==> flow/design.v <==
`timescale  1ns/100ps
module branch (
  input clk,
  input rst_n,
  input zero,
  input PS,
  input [1:0] BS,
  input [31:0] BrA,
  input [31:0] RAA,
  input [31:0] pc_min_one,
  output reg [31:0] pc,
  output reg flush,
  output reg flush_delay
);
  reg [1:0] select;
  wire [31:0] pc_next;
  always@ (posedge clk, negedge rst_n) begin
    if ( rst_n == 0 ) begin
      pc <= 32'b0;
      flush_delay <= 1'b0;
    end else begin 
      pc <= pc_next;
      flush_delay <= flush;
    end
  end
  four_to_one_mux MUXC (
    .select(select),
    .in0(pc_min_one),
    .in1(BrA),
    .in2(RAA),
    .in3(BrA),
    .out(pc_next)
  );
  always@ (*) begin
    select[1] = BS[1];
    select[0] = ((PS ^ zero) | BS[1]) & BS[0];      
    flush = ~(select[0] | select[1]);
  end
endmodule
module four_to_one_mux #(
  parameter BITS = 32
) (
  input [1:0] select,
  input [BITS - 1 : 0] in0,
  input [BITS - 1 : 0] in1,
  input [BITS - 1 : 0] in2,
  input [BITS - 1 : 0] in3,
  output reg [BITS - 1 : 0] out
);
  always@ (*) begin
    if ( select == 2'b11 ) begin
      out = in3;
    end else if ( select == 2'b10) begin
      out = in2;
    end else if ( select == 2'b01) begin
      out = in1;
    end else begin
      out = in0;
    end
  end
endmodule
# [Tool chain data of branch]
# Tool output for the design above, in the order of the flow.
# Lines are those of the file above, counted from 1.
# Operators: Yosys type, input widths -> output width; for muxes data width and select width s.
# Library cell names are shortened.
# Not given: n/a
[setup] design="branch" clk_port="clk" library="sky130hd" lib_corner="tt_025C_1v80"

# [After elaboration]
# Yosys after proc, flatten, opt, wreduce and memory -nomap, before mapping. Enables and synchronous resets that opt folds into registers are not counted as muxes. Memory bits, and registers merged into a memory's read port (data or address), are not among the register bits. Print and check cells are not counted. Equal cells are merged and count once.
[op_classes] eq_ne=3 mux=3 logic=5
[ops] operator="$mux 32" n=3
[ops] operator="$eq 2x2->1 const B" n=2
[ops] operator="$or 1x1->1" n=2
[ops] operator="$eq 2x1->1 const B" n=1
[ops] operator="$and 1x1->1" n=1
[ops] operator="$xor 1x1->1" n=1
[ops] operator="$not 1->1" n=1
[word_totals] out_inout_bits=34 regBits=33 word_cells=13

# [Depth]
# Depth = most cells in a row (Yosys ltp): at word level without a register or memory, in the mapped netlist without a sequential cell, where the memories' decode and read muxes count.
[logic_depth] depth_word=7 ABC_AREA=1 ltp_mapped=8 ltp_nobuf=8

# [Mapped cells and area]
# Yosys stat after the flow's synthesis: flattened, memories mapped to cells. It holds for the ABC_AREA given above (unset counts as 0); a run with the other value may have another netlist.
# Totals and module areas in this step are rounded.
[by_type] type="dfrtp_1" n=33 type_area_um2=825.792
[by_type] type="o211ai_2" n=27 type_area_um2=337.824
[by_type] type="nand2_1" n=50 type_area_um2=187.68
[by_type] type="nand3_1" n=30 type_area_um2=150.144
[by_type] type="inv_1" n=29 type_area_um2=108.854
[by_type] type="buf_6" n=6 type_area_um2=67.565
[by_type] type="nand3_2" n=4 type_area_um2=40.038
[by_type] type="nor2_1" n=10 type_area_um2=37.536
[by_type] type="nand4_1" n=5 type_area_um2=31.28
[by_type] type="a21oi_4" n=1 type_area_um2=16.266
[by_type] type="clkbuf_1" n=3 type_area_um2=11.261
[by_type] type="buf_2" n=2 type_area_um2=10.01
[by_type] type="buf_1" n=2 type_area_um2=7.507
[by_type] type="nand2_2" n=1 type_area_um2=6.256
[by_type] type="or2_1" n=1 type_area_um2=6.256
[by_type] type="clkinv_1" n=1 type_area_um2=3.754
[by_type] type="inv_2" n=1 type_area_um2=3.754
[synth_totals] sequential_area_um2=826 n_buf=13 area_um2=1850 cell_count=206 ff_cells=33

# [Path before layout]
# Source: OpenSTA report_checks on the synthesized netlist (no wires, ideal clock, input and output delay 20% of the period each), path of least setup slack; recovery checks are left aside. Register names are those of the netlist, which keeps one name where synthesis merged equal registers.
[synth_timing] kind="input to output" start="in PS" end="out flush" launch_ns=0.336 in_delay_ns=0.336 path_stages=5 required_time_ns=1.344 path_buffers=1 arrival_ns=0.973 output_delay_ns=0.336 setup_slack_ns=0.371 tclk_ns=1.68 path_delay_ns=0.637 period_less_setup_slack_ns=1.309
# "path_delay_ns" is the arrival time less input delay plus setup time.
# A path that ends at an output port has no setup time.
# "path_stages" counts driving pins, that of a launching flip-flop among them; a cell with two outputs on the path counts twice.
# "period_less_setup_slack_ns" = period - worst setup slack (recovery checks aside). The figure is calculated, with input and output delays left at 20% of the set period.
# The rows between start and end are the longest chain of elaborated cells between them; the timing report does not say that the signal goes this way. Where chains are equally long, one stands for them.
# Each line given opens the expression or statement behind the cell; cells for indexed reads and writes are added by Yosys, which also makes memories of some case tables.
[synth_between] cell_sequence="inv_1 nand2_1 nand2_2 a21oi_4 buf_6" elab_chain_cells=5
[synth_rtl] item="from (decl)" line=6 source="input PS,"
[synth_rtl] item="$xor 1x1->1" line=36 source="select[0] = ((PS ^ zero) | BS[1]) & BS[0];"
[synth_rtl] item="$or 1x1->1" line=36
[synth_rtl] item="$and 1x1->1" line=36
[synth_rtl] item="$or 1x1->1" line=37 source="flush = ~(select[0] | select[1]);"
[synth_rtl] item="$not 1->1" line=37
[synth_rtl] item="to (decl)" line=12 source="output reg flush,"

# [Timing after layout]
# From the final timing report of record 1: the path of least setup slack in the routed layout; clock arrival at registers is part of the times.
[layout_timing] kind="input to output" start="in zero" end="out flush" setup_slack_ns=0.05 output_delay_ns=0.26 path_stages=6 in_delay_ns=0.26 required_time_ns=1.02 path_buffers=2 arrival_ns=0.98 tclk_ns=1.28 launch_ns=0.26
# The rows between start and end are the longest chain of elaborated cells between them; the timing report does not say that the signal goes this way. Where chains are equally long, one stands for them.
[layout_between] cell_sequence="clkdlybuf4s15_2 inv_1 nand2_2 nand2_2 a21oi_4 buf_6" elab_chain_cells=5
[layout_rtl] item="from (decl)" line=5 source="input zero,"
[layout_rtl] item="$xor 1x1->1" line=36 source="select[0] = ((PS ^ zero) | BS[1]) & BS[0];"
[layout_rtl] item="$or 1x1->1" line=36
[layout_rtl] item="$and 1x1->1" line=36
[layout_rtl] item="$or 1x1->1" line=37 source="flush = ~(select[0] | select[1]);"
[layout_rtl] item="$not 1->1" line=37
[layout_rtl] item="to (decl)" line=12 source="output reg flush,"

Add stored flow runs of branch

branch through Yosys and OpenROAD on sky130hd: 2 stored runs, unordered, with their settings and measured results. The constraints put input and output delay at 20% of the set period each and load the outputs with 0.01 pF.
By "worst_setup_path_time_ns" is meant the share of the clock period that the worst setup path is allowed (20% is reserved at inputs, 20% at outputs), minus its slack. Clock arrival times at its registers enter into it.
"fin_power_w" is the tool's figure for a default switching activity; nothing was simulated.
The results are shown rounded.

[flow] record 1: files
==> flow/run.sh <==
#!/bin/bash
# the make line also repeats the synthesis and layout settings of config.mk as NAME=value (left out here)
make -C /OpenROAD-flow-scripts/flow DESIGN_CONFIG=/design/flow/config.mk WORK_HOME=/design/flow/orfs CLKGATE_MAP_FILE= finish
==> flow/config.mk <==
export PLATFORM = sky130hd
export DESIGN_NAME = branch
export DESIGN_NICKNAME = branch
export VERILOG_FILES = /design/flow/design.v
export SDC_FILE = /design/flow/constraint.sdc
export NUM_CORES = 4
export LEC_CHECK = 0
export ABC_AREA = 1
export CAP_MARGIN = 20
export CELL_PAD_IN_SITES_DETAIL_PLACEMENT = 2
export CELL_PAD_IN_SITES_GLOBAL_PLACEMENT = 1
export CORE_MARGIN = 2
export CORE_UTILIZATION = 23
export CTS_CLUSTER_DIAMETER = 214
export CTS_CLUSTER_SIZE = 98
export GPL_TIMING_DRIVEN = 1
export MIN_ROUTING_LAYER = met2
export PLACE_DENSITY_LB_ADDON = 0.24
export SLEW_MARGIN = 20
==> flow/constraint.sdc <==
create_clock -name core_clock -period 1.28 [get_ports {clk}]
set_input_delay 0.2560 -clock core_clock [delete_from_list [all_inputs] [get_ports {clk}]]
set_output_delay 0.2560 -clock core_clock [all_outputs]
set_load 0.01 [all_outputs]

[flow] record 1: metrics
[metrics] stdcell_area_um2 = 3470
[metrics] post_synth_area_um2 = 1850
[metrics] setup_worst_slack_ns = 0.047
[metrics] tns_ns = 0.000
[metrics] die_um2 = 8790
[metrics] fin_power_w = 0.00296
[metrics] worst_setup_path_time_ns = 0.72
[metrics] timing.worst_path_kind = input to output

[flow] record 2: files
==> flow/run.sh <==
#!/bin/bash
# the make line also repeats the synthesis and layout settings of config.mk as NAME=value (left out here)
make -C /OpenROAD-flow-scripts/flow DESIGN_CONFIG=/design/flow/config.mk WORK_HOME=/design/flow/orfs CLKGATE_MAP_FILE= finish
==> flow/config.mk <==
export PLATFORM = sky130hd
export DESIGN_NAME = branch
export DESIGN_NICKNAME = branch
export VERILOG_FILES = /design/flow/design.v
export SDC_FILE = /design/flow/constraint.sdc
export NUM_CORES = 4
export LEC_CHECK = 0
export CAP_MARGIN = 20
export CELL_PAD_IN_SITES_DETAIL_PLACEMENT = 2
export CORE_MARGIN = 2
export CORE_UTILIZATION = 41
export CTS_CLUSTER_DIAMETER = 278
export CTS_CLUSTER_SIZE = 30
export GPL_ROUTABILITY_DRIVEN = 0
export GPL_TIMING_DRIVEN = 0
export HOLD_SLACK_MARGIN = 0.02
export PLACE_DENSITY = 0.78
export SLEW_MARGIN = 20
==> flow/constraint.sdc <==
create_clock -name core_clock -period 2.21 [get_ports {clk}]
set_input_delay 0.4420 -clock core_clock [delete_from_list [all_inputs] [get_ports {clk}]]
set_output_delay 0.4420 -clock core_clock [all_outputs]
set_load 0.01 [all_outputs]

[flow] record 2: did not finish, placement stopped with a tool error
