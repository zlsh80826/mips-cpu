==> flow/design.v <==
`timescale  1ns/100ps
module adder #(
  parameter DATA_WIDTH = 32
) (
  input [DATA_WIDTH - 1:0] in0,
  input [DATA_WIDTH - 1:0] in1,
  output [DATA_WIDTH - 1:0] out
);
  assign out = in0 + in1;
endmodule
module execute #(
  parameter DATA_BITS = 32,
  parameter reg_addr_width = 5,
  parameter PROGRAM_COUNTER_WIDTH = 32
) (
  input clk, 
  input RW,
  input [reg_addr_width - 1:0] DA,
  input [1:0] MD,
  input [1:0] BS,
  input PS,
  input MW,
  input [3:0] FS,
  input [reg_addr_width - 1:0] SH,
  input [DATA_BITS - 1:0] BUSA,
  input [DATA_BITS - 1:0] BUSB,
  input [PROGRAM_COUNTER_WIDTH - 1:0] pc_min_two,
  input [DATA_BITS - 1 : 0] DData, 
  output reg RW_WB,
  output reg [reg_addr_width - 1:0] DA_WB,
  output reg [1:0] MD_WB,
  output wire [DATA_BITS - 1:0] BrA,
  output reg [DATA_BITS - 1:0] result,
  output reg determinate,
  output reg [DATA_BITS - 1 : 0] DData_next,
  output [DATA_BITS - 1 : 0] forward_data,
  output wire zero
);
  wire determinate_next, overflow, carryout, negative;
  wire [DATA_BITS - 1 : 0] result_next;
  wire [DATA_BITS - 1 : 0] extended_determinate_next;
  assign determinate_next = negative ^ overflow;
  assign extended_determinate_next = {31'b0, determinate_next};
  always@ (posedge clk) begin
    RW_WB <= RW;
    DA_WB <= DA;
    MD_WB <= MD;
    result <= result_next;
    determinate <= determinate_next;
    DData_next <= DData;
  end
  function_unit FunctionUnit (
    .A(BUSA),
    .B(BUSB),
    .Result(result_next),
    .FunctionSelect(FS),
    .SH(SH),
    .Overflow(overflow),
    .CarryOut(carryout),
    .Negative(negative),
    .Zero(zero)
  );
  adder Adder (
    .in0(pc_min_two),
    .in1(BUSB),
    .out(BrA)
  ); 
  three_to_one_mux MUXDFORWARD (
    .select(MD),
    .in0(result_next),
    .in1(DData),
    .in2(extended_determinate_next),
    .out(forward_data)
  );
endmodule
module function_unit #(
  parameter DATA_WIDTH = 32,
  parameter SHIFTER_WIDTH = 5
) (
  input [DATA_WIDTH - 1 : 0] A,
  input [DATA_WIDTH - 1 : 0] B,
  output reg [DATA_WIDTH - 1 : 0] Result,
  input [3:0]  FunctionSelect,
  input [SHIFTER_WIDTH - 1 : 0] SH,
  output reg Overflow,
  output reg CarryOut,
  output Negative,
  output reg Zero
);
  parameter UNDEFINE = 32'b00000000_00000000_00000000_00000000;   
  wire [DATA_WIDTH - 1 : 0] inverseA, inverseB;
  assign inverseA = ~A;
  assign inverseB = ~B;
  always@(*) begin
      case(FunctionSelect)
          4'b0001: begin
            Overflow <= overflow(A, 32'b00000000_00000000_00000000_00000001, Result);
          end
          4'b0010: begin
            Overflow <= overflow(A, B, Result);
          end
          4'b0011: begin
            Overflow <= overflow(A, B, Result);
          end
          4'b0100: begin
            Overflow <= overflow(A, inverseB, Result);
          end
          4'b0101: begin
            Overflow <= overflow(A, inverseB, Result);
          end
          4'b0110: begin
            Overflow <= overflow(A, 32'b11111111_11111111_11111111_11111111, Result);
          end
          default: begin
            Overflow <= 32'b0;
          end
      endcase 
  end
  always@(*) begin
    case(FunctionSelect)
      4'b0000: begin
        Result = A;
        CarryOut = 1'b0;
      end 
      4'b0001: begin
        {CarryOut, Result} = A + 32'd1;
      end
      4'b0010: begin
        {CarryOut, Result} = A + B;
      end
      4'b0011: begin
        {CarryOut, Result} = A + B + 32'd1;
      end
      4'b0100: begin
        {CarryOut, Result} = A + inverseB;
      end
      4'b0101: begin
        {CarryOut, Result} = A + inverseB + 32'd1;
      end
      4'b0110: begin
        {CarryOut, Result} = A - 32'd1;
      end
      4'b0111: begin
        Result = A;
        CarryOut = 32'b0;
      end
      4'b1000: begin
        Result = A & B;
        CarryOut = 32'b0;
      end
      4'b1001: begin
        Result = A | B;
        CarryOut = 32'b0;
      end
      4'b1010: begin
        Result = A ^ B;
        CarryOut = 32'b0;
      end
      4'b1011: begin
        Result = inverseA;
        CarryOut = 32'b0;
      end
      4'b1100: begin
        Result = B;
        CarryOut = 32'b0;
      end
      4'b1101: begin
        Result = A >> SH;
        CarryOut = 32'b0;
      end
      4'b1110: begin
        {CarryOut, Result} = A << SH;
      end
      default: begin
        Result = UNDEFINE;
        CarryOut = 32'b0;
      end
    endcase
    if ( Result == 32'b0 ) begin
      Zero = 1'b1;
    end else begin
      Zero = 1'b0;
    end
  end
  assign Negative = Result[DATA_WIDTH - 1];
  function overflow; 
    input [DATA_WIDTH - 1 : 0] a, b, result;
    begin
      overflow = ( (a[DATA_WIDTH - 1] == 1'b0) && (b[DATA_WIDTH - 1] == 1'b0) && (result[DATA_WIDTH - 1] == 1'b1) ) |
                 ( (a[DATA_WIDTH - 1] == 1'b1) && (b[DATA_WIDTH - 1] == 1'b1) && (result[DATA_WIDTH - 1] == 1'b0) );
    end
  endfunction
endmodule 
module three_to_one_mux #(
  parameter DATA_WIDTH = 32
) (
  input [1:0] select,
  input [DATA_WIDTH - 1 : 0] in0,
  input [DATA_WIDTH - 1 : 0] in1,
  input [DATA_WIDTH - 1 : 0] in2,
  output reg [DATA_WIDTH - 1 : 0] out
);
  always@(*) begin
    if ( select == 2'b10 ) begin
      out = in2;
    end else if ( select == 2'b01 ) begin
      out = in1;
    end else begin
      out = in0;
    end
  end
endmodule
# [Reports on execute]
# The steps from the RTL of execute to its reports follow in flow order.
# Line numbers count from 1 in the design file above.
# Operators: Yosys type, input widths -> output width; for muxes data width and select width s.
# Library cell names are shortened.
# The mark n/a stands for no value.
[design] design="execute" clk_port="clk" cell_library="sky130hd" lib_corner="tt_025C_1v80"

# [After elaboration]
# Source: Yosys, flattened and elaborated, memories not mapped. Widths are those after wreduce; folded enables and synchronous resets count as part of the registers. Registers that Yosys merges into a memory's read port (data or address) are not register bits. Print and check cells do not count. Equal cells are merged and count once.
[classes] add_sub_neg=7 mul=0 div_mod_pow=0 compare=0 eq_ne=16 n_shift=2 muxes=5 n_logic=12 reduce_and_logical=15
[op_table] cell="$pmux 32 s14" count=1
[op_table] cell="$add 32x1->32 const B" count=3
[op_table] cell="$add 32x32->32" count=3
[op_table] cell="$not 32->32" count=2
[op_table] cell="$mux 32" count=2
[op_table] cell="$sub 32x1->32 const B" count=1
[op_table] cell="$and 32x32->32" count=1
[op_table] cell="$or 32x32->32" count=1
[op_table] cell="$xor 32x32->32" count=1
[op_table] cell="$shl 32x5->32" count=1
[op_table] cell="$shr 32x5->32" count=1
[op_table] cell="$logic_not 32->1" count=1
[op_table] cell="$eq 4x4->1 const B" count=7
[op_table] cell="$eq 4x3->1 const B" count=4
[op_table] cell="$logic_and 1x1->1" count=10
[op_table] cell="$eq 4x2->1 const B" count=2
[op_table] cell="$reduce_or 2->1" count=3
[op_table] cell="$not 1->1" count=4
[op_table] cell="$eq 4x1->1 const B" count=1
[op_table] cell="$logic_not 4->1" count=1
[op_table] cell="$pmux 1 s4" count=1
[op_table] cell="$or 1x1->1" count=2
[op_table] cell="$eq 2x1->1 const B" count=1
[op_table] cell="$eq 2x2->1 const B" count=1
[op_table] cell="$xor 1x1->1" count=1
[op_table] cell="$mux 1" count=1
[bits] register_bits=73 latchBits=0 mem_bits_rw=0 rom_bits=0 clocked_rd_ports_x_width=0 mem_count=0 input_bits=150 output_inout_bits=138 wordCells=63

# [Depth]
# Longest topological path by Yosys (ltp), each cell counted once; first at word level (registers and memories cut), then after technology mapping (sequential cells cut; the memories' decode and read muxes count).
[depth] word_depth=10 abc_area=0 ltp_mapped=20 mapped_depth_nobuf=18

# [Netlist]
# Yosys stat after the flow's synthesis: flattened, memories mapped to cells. It holds for the ABC_AREA given above (unset counts as 0); a run with the other value may have another netlist.
# The area totals of this step are shown rounded.
[synth_totals] cell_count=2276 synth_area_mm2=0.01675 seqArea_mm2=0.001461 flip_flops=73 buf_cells=170
[types] cell_type="ha_1" count=165 area_total_um2=2064.48
[types] cell_type="dfxtp_1" count=73 area_total_um2=1.46E+03
[types] cell_type="mux4_2" count=54 area_total_um2=1.22E+03
[types] cell_type="a21oi_1" count=209 area_total_um2=1.05E+03
[types] cell_type="mux2i_1" count=81 area_total_um2=810.778
[types] cell_type="nor2_1" count=216 area_total_um2=810.778
[types] cell_type="o21ai_0" count=143 area_total_um2=715.686
[types] cell_type="xnor2_1" count=78 area_total_um2=683.155
[types] cell_type="inv_1" count=131 area_total_um2=491.722
[types] cell_type="nand2_1" count=131 area_total_um2=491.722
[types] cell_type="clkbuf_1" count=122 area_total_um2=457.939
[types] cell_type="a21o_1" count=43 area_total_um2=322.81
[types] cell_type="o211ai_1" count=40 area_total_um2=300.288
[types] cell_type="nor3_1" count=58 area_total_um2=290.278
[types] cell_type="xor2_1" count=32 area_total_um2=280.269
[types] cell_type="a211oi_1" count=35 area_total_um2=262.752
[types] cell_type="o221ai_1" count=28 area_total_um2=245.235
[types] cell_type="nand3_1" count=47 area_total_um2=235.226
# Other cell types: 75; their cells: 590.
# By module: a second synthesis without flattening, with its own total; a netlist apart from the flattened one above.
[hier_totals] hier_cells=2589 area_unflattened_mm2=0.01857
# Each row is one instance without its submodules.
[modules] mod="function_unit" instances=1 cells=2132 area_mm2=0.01397 seq_area_mm2=0
[modules] mod="adder" instances=1 cells=275 area_mm2=0.002046 seq_area_mm2=0
[modules] mod="execute" instances=1 cells=75 area_mm2=0.001474 seq_area_mm2=0.001461
[modules] mod="three_to_one_mux" instances=1 cells=107 area_mm2=0.001082 seq_area_mm2=0

# [Timing after synthesis]
# OpenSTA on the mapped netlist: ideal clock, no wires. The path of least setup slack (recovery checks aside). Input and output delay are each 20% of the period. Register names are those of the netlist, which keeps one name where synthesis merged equal registers.
[synth_timing] kind="input to output" start="in FS[1]" end="out zero" clock_period_ns=8.7 in_delay_ns=1.740 output_delay_ns=1.740 t_first_pin_ns=1.740 arrival_ns=7.327 required_ns=6.960 setup_slack_ns=-0.367 path_delay_ns=5.587 path_stages=19 n_path_buf=2 synth_period_reached_ns=9.067
# "path_delay_ns" is the arrival time less input delay plus setup time.
# A path that ends at an output port has no setup time.
# "path_stages": output pins that drive a net of the path, with the launching flip-flop's if there is one; two outputs of one cell count as two.
# "synth_period_reached_ns" is the clock period less the worst setup slack; recovery checks do not enter. This is arithmetic on one report: input and output delays are still those of the set period (20% each).
# The rows between start and end are the longest chain of elaborated cells between them; the timing report does not say that the signal goes this way. Where chains are equally long, one stands for them.
# Each line given opens the expression or statement behind the cell; cells for indexed reads and writes are added by Yosys, which also makes memories of some case tables.
[synth_via] cell_sequence="buf_2 > nand2b_1 > clkbuf_1 > nor2_1 > ha_1 > a2111oi_0 > o21ai_0 > a31o_2 > a31oi_1 > o21ai_0 > nand3_1 > o21ai_1 > a221o_1 > a21o_1 > nor2b_1 > or4_1 > a21oi_1 > nand4_1 > nor4_1" elab_chain_cells=5 cells_between=19 classes_between="14 x eq/ne; 2 x mux; 3 x reduce/logical"
[synth_lines] item="start: declaration" line_no=23 rtl="input [3:0] FS,"
[synth_lines] item="$logic_not 4->1" line_no=120 rtl="case(FunctionSelect)"
[synth_lines] item="$reduce_or 2->1"
[synth_lines] item="$pmux 32 s14" line_no=120
[synth_lines] item="$logic_not 32->1" line_no=179 rtl="if ( Result == 32'b0 ) begin"
[synth_lines] item="$mux 1" line_no=179
[synth_lines] item="end: declaration" line_no=37 rtl="output wire zero"

# [Timing after layout]
# From the final timing report of flow run 1: the path of least setup slack in the routed layout; clock arrival at registers is part of the times.
[layout_timing] kind="input to output" start="in SH[1]" end="out zero" clock_period_ns=17.1 in_delay_ns=3.42 output_delay_ns=3.42 t_first_pin_ns=3.42 arrival_ns=9.11 required_ns=13.68 setup_slack_ns=4.57 path_stages=15 n_path_buf=3
# The rows between start and end are the longest chain of elaborated cells between them; the timing report does not say that the signal goes this way. Where chains are equally long, one stands for them.
[layout_via] cell_sequence="clkbuf_8 > buf_4 > mux2_2 > o21ai_1 > nor2_1 > a211oi_1 > o311ai_0 > a221oi_4 > o221ai_2 > or4_1 > or4_4 > nor4_4 > nand3_1 > nor4_1 > buf_2" elab_chain_cells=4 cells_between=5 cone_lines=4 classes_between="2 x shift; 2 x mux; 1 x reduce/logical"
[layout_lines] item="start: declaration" line_no=24 rtl="input [reg_addr_width - 1:0] SH,"
[layout_lines] item="$shl 32x5->32" line_no=172 rtl="{CarryOut, Result} = A << SH;"
[layout_lines] item="$pmux 32 s14" line_no=120 rtl="case(FunctionSelect)"
[layout_lines] item="$logic_not 32->1" line_no=179 rtl="if ( Result == 32'b0 ) begin"
[layout_lines] item="$mux 1" line_no=179
[layout_lines] item="end: declaration" line_no=37 rtl="output wire zero"
# Nets of the timed path that keep an RTL name, with a line that drives or declares them; the list need not be complete.
[layout_named_nets] net="FunctionUnit.Result[10]" line_no=120

# Below are 2 stored runs of the flow (Yosys, OpenROAD; platform sky130hd) on execute, each with its settings and what was measured, unordered. Constraints: input delay and output delay 20% of the set period each, output load 0.01 pF.
# "clock_period_reached_ns" means the clock period less the worst setup slack. The figure is calculated, with input and output delays left at 20% of the set period.
# By "worst_path_time_ns" is meant the share of the clock period that the worst setup path is allowed (20% is reserved at inputs, 20% at outputs), minus its slack. Clock arrival times at its registers enter into it.
# "power_uw" is the tool's figure for a default switching activity; nothing was simulated.
# Measured values are rounded.
run="flow run 1" settings period_ns=17.1 CORE_UTILIZATION=37 SETUP_SLACK_MARGIN=5.0 PLACE_DENSITY_LB_ADDON=0.09 HOLD_SLACK_MARGIN=0.18 CELL_PAD_IN_SITES_DETAIL_PLACEMENT=2 CTS_CLUSTER_DIAMETER=339 CAP_MARGIN=15 CORE_MARGIN=2 SLEW_MARGIN=20
run="flow run 1" results clock_period_reached_ns=12.530 post_synth_area_mm2=0.01675 worst_path_time_ns=5.69 critical_path_type="input to output" power_uw=1314 dieArea_mm2=0.04699 worst_hold_slack_ns=3.527 tns_setup_ns=0.000 timing.setup.ws_ns=4.570 finish.stdcell_area_mm2=0.02181
run="flow run 2" settings period_ns=9.57 CORE_UTILIZATION=42 SETUP_SLACK_MARGIN=1.19 PLACE_DENSITY_LB_ADDON=0.2 CELL_PAD_IN_SITES_GLOBAL_PLACEMENT=1 GPL_ROUTABILITY_DRIVEN=1 CTS_CLUSTER_SIZE=94 CAP_MARGIN=20 MIN_ROUTING_LAYER="met1" CORE_MARGIN=2 SLEW_MARGIN=20
run="flow run 2" results clock_period_reached_ns=8.516 post_synth_area_mm2=0.01675 worst_path_time_ns=4.69 critical_path_type="input to output" power_uw=2386 dieArea_mm2=0.0415 worst_hold_slack_ns=2.016 tns_setup_ns=0.000 timing.setup.ws_ns=1.054 finish.stdcell_area_mm2=0.02384
